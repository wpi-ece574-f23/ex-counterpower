==> flow/design.v <==
module bcounter32(
		input wire 	   clk,
		input wire 	   reset, 
		output wire [31:0] q);
   reg [31:0] 			   areg;
   reg [31:0] 			   areg_next;
   always @(posedge clk, posedge reset)
     if (reset)
       areg  <= 32'b0;
     else
       areg  <= areg_next;
   always @(*)
     areg_next = areg + 32'b1;
   assign q = areg;
endmodule
# Tool chain data of bcounter32

What the tools print for bcounter32, step after step.
Line numbers count from 1 in the design file above.
Operators: Yosys type, input widths -> output width; for muxes data width and select width s.
Cell names lack the library's common part.
A cell with - has no value.

Design top: bcounter32
Clock port: clk
Standard-cell library: sky130hd
Timing corner: tt_025C_1v80

# Word level

Yosys after proc, flatten, opt, wreduce and memory -nomap, before mapping. Enables and synchronous resets that opt folds into registers are not counted as muxes. Memory bits, and registers merged into a memory's read port (data or address), are not among the register bits. Print and check cells are not counted. Equal cells are merged and count once.

Latch bits: 0
Elaborated cells: 2
Register bits after elaboration: 32
Word width x clocked read ports: 0
RAM bits: 0
Output and inout port bits: 32
Memory bits (read-only): 0
Memories kept: 0
Input port bits: 2

Eq/ne operators: 0
Multiply operators: 0
Bitwise gates (word level): 0
Add/subtract/negate cells: 1
Multiplexer cells: 0
Shifts and indexed selects: 0
Magnitude comparators: 0
Reduce/logical cells: 0
Div/mod/pow operators: 0

Operator list:

| cell                  | number |
| $add 32x1->32 const B | 1 |

# Logic depth

Yosys ltp: most cells in a row. Word level: on the elaborated netlist, between registers, memories and ports. Mapped: between sequential cells and ports; inverters and the memories' decode and read muxes count.

Depth in word-level cells: 1
ABC_AREA: 0
Depth in mapped cells: 5
Gate-level depth less buffers: 5

# Netlist

The flow's flattened synthesis, as Yosys stat reports it; memories are mapped. The netlist is that of the ABC_AREA named above (0 if unset); the other value can give another one.

Cell types:

| type    | number | area in all (µm²) |
| dfrtp_1 | 32     | 800.768 |
| xor2_1  | 19     | 166.41 |
| xnor2_1 | 11     | 96.342 |
| nand3_1 | 10     | 50.048 |
| nor4_2  | 4      | 50.048 |
| and4_1  | 5      | 43.792 |
| nor4_1  | 6      | 37.536 |
| nand3_4 | 2      | 35.034 |
| nand2_1 | 9      | 33.782 |
| and3_1  | 5      | 31.28 |
| nand4_1 | 4      | 25.024 |
| nor3_1  | 4      | 20.019 |
| inv_1   | 5      | 18.768 |
| buf_2   | 3      | 15.014 |
| nor2_1  | 4      | 15.014 |
| ha_1    | 1      | 12.512 |
| nand3_2 | 1      | 10.01 |
| buf_4   | 1      | 7.507 |

Not listed: further types 3, cells in them 3.

Buffers: 4
Standard cells after synthesis: 129
Area of sequential cells: 800.8 µm²
Synthesis area: 1488.9 µm²
Mapped flip-flops: 32

# Path before layout

Source: OpenSTA report_checks on the synthesized netlist (no wires, ideal clock, input and output delay 20% of the period each), path of least setup slack; recovery checks are left aside. Register names are those of the netlist, which keeps one name where synthesis merged equal registers.

Kind: register to register
From: register areg[0]
To: register areg[26]
Path buffers: 0
Slack: 0.201 ns
Setup time: 0.079 ns
Data required time: 1.641 ns
Arrival: 1.439 ns
Stages on the path: 6
Launch time at the first pin: 0.000 ns
Path delay: 1.518 ns
Clock period: 1.72 ns
Synthesis period reached: 1.519 ns

"path delay" = arrival - input delay + setup time.
"stages on the path": output pins that drive a net of the path, with the launching flip-flop's if there is one; two outputs of one cell count as two.
"synthesis period reached" is the clock period less the worst setup slack; recovery checks do not enter. This is arithmetic on one report: input and output delays are still those of the set period (20% each).
Between the ends stands the longest chain of elaborated cells between them, by number of cells; it is not shown to be the way that was timed. Of several equally long chains one is given.
Each line given opens the expression or statement behind the cell; cells for indexed reads and writes are added by Yosys, which also makes memories of some case tables.

Path through: dfrtp_1 > ha_1 > and3_1 > nand3_2 > nor4_1 > xor2_1
Length of the longest elaborated chain: 1
Elaborated cells between the ends (all ways): 1
Source lines of those cells: 1
Classes of those cells: add/sub (1)

RTL lines, path after synthesis:

| item          | line | RTL |
| from (decl)   | 5    | `reg [31:0] areg;` |
| from (assign) | 9    | `areg  <= 32'b0;` |
| from (assign) | 11   | `areg  <= areg_next;` |
| $add 32x1->32 | 13   | `areg_next = areg + 32'b1;` |
| to (assign)   | 9    |  |
| to (assign)   | 11   |  |
| to (decl)     | 5    |  |

# Path in the finished layout

Path of least setup slack in the final report of flow run 2 (OpenROAD, finished layout, wires in). Where an end is a register, its clock arrival counts in the times.

Kind: register to output
From: register areg[26]
To: output port q[26]
Path buffers: 1
Slack: 0.12 ns
Output delay: 0.38 ns
Stages on the path: 2
Launch time at the first pin: 0.33 ns
Arrival: 1.39 ns
Data required time: 1.50 ns
Clock period: 1.88 ns

Path through: dfrtp_1 > clkdlybuf4s50_1
Length of the longest elaborated chain: 0
Elaborated cells between the ends (all ways): 0
Source lines of those cells: 0

RTL lines, path after layout:

| item          | line | RTL |
| from (decl)   | 5    | `reg [31:0] areg;` |
| from (assign) | 9    | `areg  <= 32'b0;` |
| from (assign) | 11   | `areg  <= areg_next;` |
| to (decl)     | 4    | `output wire [31:0] q);` |

Appendix: measured runs

Measured results for bcounter32: 2 stored runs of the Yosys and OpenROAD flow on sky130hd. The settings differ; the order carries no meaning. The constraints put input and output delay at 20% of the set period each and load the outputs with 0.01 pF.
By "period achieved" is meant the clock period of the run minus its worst setup slack. This is arithmetic on one report: input and output delays are still those of the set period (20% each).
"time of the worst setup path" means the part of the period allowed to the worst setup path (the constraints hold back 20% at inputs and 20% at outputs) less its slack; where the path has registers, the arrival times of their clocks count too.
A setting shown as - is not set for that run.
A result given as - is not shown for that run.

| setting or result                     | flow run 1 | flow run 2         |
| period_ns                             | 1.26       | 1.88               |
| CORE_UTILIZATION                      | 59         | 64                 |
| CORE_MARGIN                           | 2          | 2                  |
| CELL_PAD_IN_SITES_DETAIL_PLACEMENT    | 0          | -                  |
| CAP_MARGIN                            | 20         | 20                 |
| SLEW_MARGIN                           | 20         | 20                 |
| SETUP_SLACK_MARGIN                    | -          | 0.09               |
| PLACE_DENSITY                         | -          | 0.9                |
| GPL_TIMING_DRIVEN                     | -          | 1                  |
| CTS_CLUSTER_SIZE                      | -          | 90                 |
| CTS_CLUSTER_DIAMETER                  | -          | 339                |
| MAX_ROUTING_LAYER                     | -          | met4               |
| die outline area (µm²)                | -          | 2728.5             |
| setup TNS (ns)                        | -          | 0.000              |
| period achieved (ns)                  | -          | 1.764              |
| chip area in the Yosys report (µm²)   | -          | 1488.9             |
| worst setup slack after layout (ns)   | -          | 0.116              |
| time of the worst setup path (ns)     | -          | 1.39               |
| type of the worst setup path          | -          | register to output |
| standard-cell area after layout (µm²) | -          | 1955.6             |

Flow run 1: stopped before the end: clock tree synthesis reported DPL-0038
