==> flow/design.v <==
module gcounter32(
		input 		   clk, reset,
		output wire [31:0] q
		);
   reg [31:0] cnt, cnt_next;
   reg 	      t, t_next;
   always @(posedge clk)
     begin
   	if (reset)
   	  begin
   	     t <= 1'b1;
   	     cnt <= 32'b0;
   	  end
   	else
   	  begin
   	     t <= t_next;
   	     cnt <= cnt_next;
   	  end
     end
   integer i;
   reg [31:0] v;
   always @(*)
     begin
   	t_next = ~t;
   	cnt_next[0]  = (1'h1 == t) ? ~cnt[0] : cnt[0];
   	cnt_next[1]  = (2'h2 == {cnt[0],t}) ? ~cnt[1] : cnt[1];
   	cnt_next[2]  = (3'h4 == {cnt[1:0],t}) ? ~cnt[2] : cnt[2];
   	cnt_next[3]  = (4'h8 == {cnt[2:0],t}) ? ~cnt[3] : cnt[3];
   	cnt_next[4]  = (5'h10 == {cnt[3:0],t}) ? ~cnt[4] : cnt[4];
   	cnt_next[5]  = (6'h20 == {cnt[4:0],t}) ? ~cnt[5] : cnt[5];
   	cnt_next[6]  = (7'h40 == {cnt[5:0],t}) ? ~cnt[6] : cnt[6];
   	cnt_next[7]  = (8'h80 == {cnt[6:0],t}) ? ~cnt[7] : cnt[7];
   	cnt_next[8]  = (9'h100 == {cnt[7:0],t}) ? ~cnt[8] : cnt[8];
   	cnt_next[9]  = (10'h200 == {cnt[8:0],t}) ? ~cnt[9] : cnt[9];
   	cnt_next[10] = (11'h400 == {cnt[9:0],t}) ? ~cnt[10] : cnt[10];
   	cnt_next[11] = (12'h800 == {cnt[10:0],t}) ? ~cnt[11] : cnt[11];
   	cnt_next[12] = (13'h1000 == {cnt[11:0],t}) ? ~cnt[12] : cnt[12];
   	cnt_next[13] = (14'h2000 == {cnt[12:0],t}) ? ~cnt[13] : cnt[13];
   	cnt_next[14] = (15'h4000 == {cnt[13:0],t}) ? ~cnt[14] : cnt[14];
   	cnt_next[15] = (16'h8000 == {cnt[14:0],t}) ? ~cnt[15] : cnt[15];
   	cnt_next[16] = (17'h10000 == {cnt[15:0],t}) ? ~cnt[16] : cnt[16];
   	cnt_next[17] = (18'h20000 == {cnt[16:0],t}) ? ~cnt[17] : cnt[17];
   	cnt_next[18] = (19'h40000 == {cnt[17:0],t}) ? ~cnt[18] : cnt[18];
   	cnt_next[19] = (20'h80000 == {cnt[18:0],t}) ? ~cnt[19] : cnt[19];
   	cnt_next[20] = (21'h100000 == {cnt[19:0],t}) ? ~cnt[20] : cnt[20];
   	cnt_next[21] = (22'h200000 == {cnt[20:0],t}) ? ~cnt[21] : cnt[21];
   	cnt_next[22] = (23'h400000 == {cnt[21:0],t}) ? ~cnt[22] : cnt[22];
   	cnt_next[23] = (24'h800000 == {cnt[22:0],t}) ? ~cnt[23] : cnt[23];
   	cnt_next[24] = (25'h1000000 == {cnt[23:0],t}) ? ~cnt[24] : cnt[24];
   	cnt_next[25] = (26'h2000000 == {cnt[24:0],t}) ? ~cnt[25] : cnt[25];
   	cnt_next[26] = (27'h4000000 == {cnt[25:0],t}) ? ~cnt[26] : cnt[26];
   	cnt_next[27] = (28'h8000000 == {cnt[26:0],t}) ? ~cnt[27] : cnt[27];
   	cnt_next[28] = (29'h10000000 == {cnt[27:0],t}) ? ~cnt[28] : cnt[28];
   	cnt_next[29] = (30'h20000000 == {cnt[28:0],t}) ? ~cnt[29] : cnt[29];
   	cnt_next[30] = (31'h40000000 == {cnt[29:0],t}) ? ~cnt[30] : cnt[30];
   	cnt_next[31] = (32'h80000000 == {cnt[30:0],t}) ? ~cnt[31] : cnt[31];
     end
   assign q = cnt;
endmodule
### Reports on gcounter32

Tool output for the design above, in the order of the flow.
Lines are those of the file above, counted from 1.
Operators: Yosys type, input widths -> output width; for muxes data width and select width s.
Library cell names are shortened.
A cell with n/a has no value.

| inputs | value |
|---|---|
| top | gcounter32 |
| clock port | clk |
| standard-cell library | sky130hd |
| library corner | tt_025C_1v80 |

### Word-level counts

Counts by Yosys on the flattened word-level netlist (proc, flatten, opt, wreduce; memories kept). Register bits leave out memories and registers merged into their read ports (data or address); mux counts leave out enables and synchronous resets folded into registers. Print and check cells are left out. Cells with the same type and inputs are merged into one.

| bit counts | value |
|---|---|
| flip-flop bits (word level) | 33 |
| output and inout port bits | 32 |
| bits of input ports | 2 |
| cells after elaboration | 97 |

| operators by class | value |
|---|---|
| equal/unequal tests | 31 |
| bitwise logic cells | 33 |

Operator list:

| kind | count |
|---|---|
| $not 1->1 | 33 |
| $eq 32x32->1 const A | 1 |
| $eq 31x31->1 const A | 1 |
| $eq 30x30->1 const A | 1 |
| $eq 29x29->1 const A | 1 |
| $eq 28x28->1 const A | 1 |
| $eq 27x27->1 const A | 1 |
| $eq 26x26->1 const A | 1 |
| $eq 25x25->1 const A | 1 |
| $eq 24x24->1 const A | 1 |
| $eq 23x23->1 const A | 1 |
| $eq 22x22->1 const A | 1 |
| $eq 21x21->1 const A | 1 |
| $eq 20x20->1 const A | 1 |
| $eq 19x19->1 const A | 1 |
| $eq 18x18->1 const A | 1 |
| $eq 17x17->1 const A | 1 |
| $eq 16x16->1 const A | 1 |
| $eq 15x15->1 const A | 1 |
| $eq 14x14->1 const A | 1 |
| $eq 13x13->1 const A | 1 |
| $eq 12x12->1 const A | 1 |
| $eq 11x11->1 const A | 1 |
| $eq 10x10->1 const A | 1 |
| $eq 9x9->1 const A | 1 |
| $eq 8x8->1 const A | 1 |
| $eq 7x7->1 const A | 1 |
| $eq 6x6->1 const A | 1 |

Not listed: further kinds 4, cells in them 4.

### Longest topological paths

Yosys ltp: most cells in a row. Word level: on the elaborated netlist, between registers, memories and ports. Mapped: between sequential cells and ports; inverters and the memories' decode and read muxes count.

| logic depth | value |
|---|---|
| depth after elaboration | 1 |
| ABC_AREA | 0 |
| depth in mapped cells | 6 |
| mapped depth without buffers | 4 |

### Mapped cells and area

Source: synth_stat.txt of the flow (Yosys; design flattened, memories mapped). It holds for the ABC_AREA given above (unset counts as 0); a run with the other value may have another netlist.
Totals and module areas in this step are rounded.

Cell types:

| type | count |
|---|---|
| dfxtp_1 | 33 |
| nor2_1 | 29 |
| or4_1 | 13 |
| o31ai_1 | 11 |
| mux2_2 | 7 |
| xor2_1 | 9 |
| a21oi_1 | 13 |
| nor2b_1 | 7 |
| nor4b_1 | 4 |
| nor4_1 | 5 |
| nand2_1 | 8 |
| nand3b_1 | 4 |
| nand4b_1 | 3 |
| xnor2_1 | 3 |
| nand4_1 | 4 |
| or3_1 | 4 |
| clkbuf_1 | 6 |
| inv_1 | 5 |

Other cell types: 9; their cells: 14.

| synthesis totals | value |
|---|---|
| buffers | 10 |
| mapped flip-flops | 33 |
| cell count | 182 |
| area of sequential cells | 660.6 µm² |
| chip area (Yosys) | 1577 µm² |

### Worst setup path after synthesis

Source: OpenSTA report_checks on the synthesized netlist (no wires, ideal clock, input and output delay 20% of the period each), path of least setup slack; recovery checks are left aside. Register names are those of the netlist, which keeps one name where synthesis merged equal registers.

| path post-synthesis | value |
|---|---|
| path type | register to register |
| start point | reg cnt[14] |
| end point | reg cnt[25] |
| period | 2.48 ns |
| arrival time | 2.283 ns |
| launch time at the first pin | 0.000 ns |
| stages on the path | 7 |
| delay of the path | 2.404 ns |
| data required time | 2.359 ns |
| path buffers | 2 |
| setup slack | 0.076 ns |
| synthesis period reached | 2.404 ns |

"delay of the path" is the arrival time less input delay plus setup time.
"stages on the path": output pins that drive a net of the path, with the launching flip-flop's if there is one; two outputs of one cell count as two.
"synthesis period reached" is the clock period less the worst setup slack; recovery checks do not enter. This is arithmetic on one report: input and output delays are still those of the set period (20% each).
Between the ends stands the longest chain of elaborated cells between them, by number of cells; it is not shown to be the way that was timed. Of several equally long chains one is given.
A line is the first line of the expression or statement that the cell stems from. Yosys adds cells for indexed reads and writes and turns some case tables into memories.

| between the ends, post-synthesis | value |
|---|---|
| cells stage by stage | dfxtp_1 or4_1 buf_2 or4_4 buf_6 nor4b_1 mux2_2 |
| length of the longest elaborated chain | 1 |

Ends and longest elaborated chain, post-synthesis:

| item | line | source |
|---|---|---|
| start, declared | 5 | `reg [31:0] cnt, cnt_next;` |
| start, assigned | 12 | `cnt <= 32'b0;` |
| start, assigned | 17 | `cnt <= cnt_next;` |
| $eq 26x26->1 | 50 | `cnt_next[25] = (26'h2000000 == {cnt[24:0],t}) ? ~cnt[25] : cnt[25];` |
| end, assigned | 12 |  |
| end, assigned | 17 |  |
| end, declared | 5 |  |

### Path in the finished layout

From the final timing report of job 1: the path of least setup slack in the routed layout; clock arrival at registers is part of the times.

| path post-layout | value |
|---|---|
| path type | register to register |
| start point | reg cnt[14] |
| end point | reg cnt[25] |
| stages on the path | 5 |
| arrival time | 2.71 ns |
| data required time | 3.02 ns |
| launch time at the first pin | 0.29 ns |
| setup slack | 0.31 ns |
| period | 2.83 ns |
| path buffers | 0 |

Between the ends stands the longest chain of elaborated cells between them, by number of cells; it is not shown to be the way that was timed. Of several equally long chains one is given.

| between the ends, post-layout | value |
|---|---|
| cells stage by stage | dfxtp_1 or4_1 or4_4 nor4b_1 mux2_2 |
| length of the longest elaborated chain | 1 |

Ends and longest elaborated chain, post-layout:

| item | line | source |
|---|---|---|
| start, declared | 5 | `reg [31:0] cnt, cnt_next;` |
| start, assigned | 12 | `cnt <= 32'b0;` |
| start, assigned | 17 | `cnt <= cnt_next;` |
| $eq 26x26->1 | 50 | `cnt_next[25] = (26'h2000000 == {cnt[24:0],t}) ? ~cnt[25] : cnt[25];` |
| end, assigned | 12 |  |
| end, assigned | 17 |  |
| end, declared | 5 |  |

## Implementation results

2 stored runs of gcounter32 in the flow (synthesis by Yosys, layout by OpenROAD, sky130hd cells), in arbitrary order. Constraints: input delay and output delay 20% of the set period each, output load 0.01 pF.
"reached clock period" = clock period - worst setup slack. The figure is calculated, with input and output delays left at 20% of the set period.
"time used up by the worst setup path" = time allowed to the worst setup path (clock period - input delay - output delay, where it has them) - its slack; a late launch clock adds to it, a late capture clock takes from it.
"total design power" is the tool's figure for a default switching activity; nothing was simulated.
The measured numbers are rounded.
A setting shown as . is not set for that run.

| run | period_ns | CORE_UTILIZATION | PLACE_DENSITY | CORE_ASPECT_RATIO | CTS_CLUSTER_SIZE | SLEW_MARGIN | MIN_ROUTING_LAYER | CAP_MARGIN | CORE_MARGIN | post-synthesis cell area (µm²) | overall die area (µm²) | utilization after routing (%) | post-route setup TNS (ns) | time used up by the worst setup path (ns) | critical path type | standard-cell area after routing (µm²) | smallest setup slack (ns) | reached clock period (ns) | total design power (uW) | worst-case hold slack (ns) |
|---|---|---|---|---|---|---|---|---|---|---|---|---|---|---|---|---|---|---|---|---|
| job 1 | 2.83 | 54 | 0.67 | 0.57 | 56 | 0 | met2 | 20 | 2 | 1577 | 3385 | 75.7 | 0.000 | 2.52 | register to register | 2042 | 0.309 | 2.521 | 941.2 | 0.497 |
| job 2 | 2.4 | 42 | . | . | . | 20 | . | 20 | 2 | 1577 | 4260 | 57.1 | 0.000 | 2.30 | register to register | 2073 | 0.104 | 2.296 | 1158 | 0.472 |
